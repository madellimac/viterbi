==> flow/design.v <==
`timescale 1ns / 1ps
module branch_metric_unit
    #(
        parameter QB = 3
    )
    (
    input  logic           rst,
    input  logic           clk,
    input  logic           enable,
    input  logic [QB-1 : 0] y1,
    input  logic [QB-1 : 0] y2,
    output logic [QB   : 0] MB00,
    output logic [QB   : 0] MB01,
    output logic [QB   : 0] MB10,
    output logic [QB   : 0] MB11
    );
    localparam max = 4'd7;
    always_ff @(posedge clk, posedge rst)
    begin
        if(rst)
            MB00 <= '0;
        else if (enable)
            MB00 <= {'0, y1} + {'0, y2};
    end
    always_ff @(posedge clk, posedge rst)
    begin
        if(rst)
            MB01 <= '0;
        else if (enable)
            MB01 <= {'0, y1} + (max - {'0, y2});
    end
    always_ff @(posedge clk, posedge rst)
    begin
        if(rst)
            MB10 <= '0;
        else if (enable)
            MB10 <= {'0, (max - y1)} + {'0, y2};
       end
    always_ff @(posedge clk, posedge rst)
    begin
        if(rst)
            MB11 <= '0;
        else if (enable)
            MB11 <= {'0, (max - y1)} + {'0, (max - y2)};
    end       
endmodule
# From RTL to reports: branch_metric_unit
# Tool output for the design above, in the order of the flow.
# Line numbers count from 1 in the design file above.
# Operators carry their Yosys type and port widths (W data, S select, Z words).
# A cell with -- has no value.
# setup
top_module,branch_metric_unit
clock,clk
library,sky130hd
lib_corner,tt_025C_1v80

# Word level
# Counts by Yosys on the flattened word-level netlist (proc, flatten, opt, wreduce; memories kept). Register bits leave out memories and registers merged into their read ports (data or address); mux counts leave out enables and synchronous resets folded into registers. Print and check cells are left out.
# bits
ff_bits,16
input_bits,9
output_inout_bits,16
word_cells,11
# op_classes
addsub,7
# ops
operator,count
$sub A3 B3 Y4 const A,3
$add A3 B3 Y4,1
$add A3 B4 Y4,1
$add A4 B3 Y4,1
$add A4 B4 Y4,1

# Longest topological paths
# Longest topological path by Yosys (ltp), each cell counted once; first at word level (registers and memories cut), then after technology mapping (sequential cells cut; the memories' decode and read muxes count).
# logic_depth
depth_word,2
ABC_AREA,0
depth_mapped,6
ltp_nobuf,6

# After synthesis
# Yosys stat after the flow's synthesis: flattened, memories mapped to cells. It holds for the ABC_AREA given above (unset counts as 0); a run with the other value may have another netlist.
# Totals and module areas in this step are rounded.
# mapped
mapped_cells,85
mapped_area_mm2,0.000952
sequential_area_mm2,0.00035
flip_flops,14
n_buf,5
# by_type
cell_type,count,type_area_um2
sky130_fd_sc_hd__dfrtp_1,14,350.336
sky130_fd_sc_hd__ha_1,12,150.144
sky130_fd_sc_hd__fa_1,4,80.077
sky130_fd_sc_hd__inv_1,15,56.304
sky130_fd_sc_hd__a21oi_2,5,43.792
sky130_fd_sc_hd__xnor2_1,4,35.034
sky130_fd_sc_hd__buf_6,3,33.782
sky130_fd_sc_hd__nor2_1,7,26.275
sky130_fd_sc_hd__a31oi_2,2,25.024
sky130_fd_sc_hd__mux2_2,2,22.522
sky130_fd_sc_hd__o21bai_2,2,22.522
sky130_fd_sc_hd__a21oi_1,4,20.019
sky130_fd_sc_hd__mux2i_1,2,20.019
sky130_fd_sc_hd__a21o_1,2,15.014
sky130_fd_sc_hd__buf_4,2,15.014
sky130_fd_sc_hd__nor2_2,2,12.512
sky130_fd_sc_hd__nor2b_1,2,12.512
sky130_fd_sc_hd__mux2_1,1,11.261

# Path before layout
# OpenSTA on the mapped netlist: ideal clock, no wires. The path of least setup slack (recovery checks aside). Input and output delay are each 20% of the period. Register names are those of the netlist, which keeps one name where synthesis merged equal registers.
# synth_timing
kind,input to register
start,input y1[0]
end,register MB11[2]
tclk_ps,1410
in_delay_ps,282
setup_ps,125
t_first_pin_ps,282
arrival_time_ps,1272
required_ps,1285
setup_slack_ps,13
path_delay_ps,1115
driving_pins,6
path_buffers,0
synth_period_reached_ps,1397
# "path_delay_ps" = arrival - input delay + setup time.
# "driving_pins" counts driving pins, that of a launching flip-flop among them; a cell with two outputs on the path counts twice.
# "synth_period_reached_ps" = period - worst setup slack (recovery checks aside). The figure is calculated, with input and output delays left at 20% of the set period.
# Between the ends stands the longest chain of elaborated cells between them, by number of cells; it is not shown to be the way that was timed. Of several equally long chains one is given.
# A line is the first line of the expression or statement that the cell stems from. Yosys adds cells for indexed reads and writes and turns some case tables into memories.
# synth_via
path_cell_list,sky130_fd_sc_hd__inv_1 sky130_fd_sc_hd__ha_1 sky130_fd_sc_hd__inv_1 sky130_fd_sc_hd__fa_1 sky130_fd_sc_hd__xnor2_1 sky130_fd_sc_hd__mux2_2
elab_chain_cells,2
cells_between,2
cone_classes,add/sub: 2
# synth_lines
item,line_no,rtl
from (decl),10,"input  logic [QB-1 : 0] y1,"
$sub A3 B3 Y4,44,"MB11 <= {'0, (max - y1)} + {'0, (max - y2)};"
$add A4 B4 Y4,44,
to (assign),42,MB11 <= '0;
to (assign),44,
to (decl),15,output logic [QB   : 0] MB11

# Worst path after layout
# Path of least setup slack in the final report of job 1 (OpenROAD, finished layout, wires in). Where an end is a register, its clock arrival counts in the times.
# The report prints the path's times to 10 ps; the period is as set.
# layout_timing
kind,input to register
start,input y2[0]
end,register MB11[2]
tclk_ps,2170
in_delay_ps,430
setup_ps,110
t_first_pin_ps,430
arrival_time_ps,1990
required_ps,2300
setup_slack_ps,310
driving_pins,7
path_buffers,1
# Between the ends stands the longest chain of elaborated cells between them, by number of cells; it is not shown to be the way that was timed. Of several equally long chains one is given.
# layout_via
path_cell_list,sky130_fd_sc_hd__clkdlybuf4s50_1 sky130_fd_sc_hd__inv_1 sky130_fd_sc_hd__ha_1 sky130_fd_sc_hd__inv_1 sky130_fd_sc_hd__fa_1 sky130_fd_sc_hd__xnor2_1 sky130_fd_sc_hd__mux2_2
elab_chain_cells,2
cells_between,2
lines_between,1
cone_classes,add/sub: 2
# layout_lines
item,line_no,rtl
from (decl),11,"input  logic [QB-1 : 0] y2,"
$sub A3 B3 Y4,44,"MB11 <= {'0, (max - y1)} + {'0, (max - y2)};"
$add A4 B4 Y4,44,
to (assign),42,MB11 <= '0;
to (assign),44,
to (decl),15,output logic [QB   : 0] MB11

# branch_metric_unit through Yosys and OpenROAD on sky130hd: 2 stored runs, unordered, with their settings and measured results. The constraints put input and output delay at 20% of the set period each and load the outputs with 0.01 pF.
# "clock_period_reached_ps" is the run's clock period less its worst setup slack. It is reckoned from that one timing run; input and output delays stay at 20% of the period that was set.
# "worst_path_time_ps" = time allowed to the worst setup path (clock period - input delay - output delay, where it has them) - its slack; a late launch clock adds to it, a late capture clock takes from it.
# "total_power_w": no workload was simulated; the value follows from the tool's default switching activity.
# "worst_path_time_ps" is given in steps of 10 ps.
# Values from the reports are rounded here.
# Among the settings, n/a means not set for that run.
setting or result,job 1,job 2
period_ns,2.17,2.08
CORE_UTILIZATION,17,58
SETUP_SLACK_MARGIN,0.23,n/a
PLACE_DENSITY_LB_ADDON,0.23,n/a
CELL_PAD_IN_SITES_GLOBAL_PLACEMENT,0,n/a
GPL_TIMING_DRIVEN,0,0
GPL_ROUTABILITY_DRIVEN,1,n/a
CTS_CLUSTER_DIAMETER,162,n/a
CAP_MARGIN,30,5
MIN_ROUTING_LAYER,met2,met2
MAX_ROUTING_LAYER,met5,n/a
CORE_MARGIN,2,2
SLEW_MARGIN,20,0
HOLD_SLACK_MARGIN,n/a,-0.02
ABC_AREA,n/a,0
total_power_w,0.000816,0.000842
worst_path_time_ps,1430,1490
worst_path_kind,input to register,input to register
ws_setup_ps,307,176
clock_period_reached_ps,1863,1904
util_frac,0.241,0.819
tns_ps,0,0
cell_area_final_mm2,0.00132,0.00125
total_die_area_mm2,0.00622,0.00198
synthArea_mm2,0.000952,0.000952
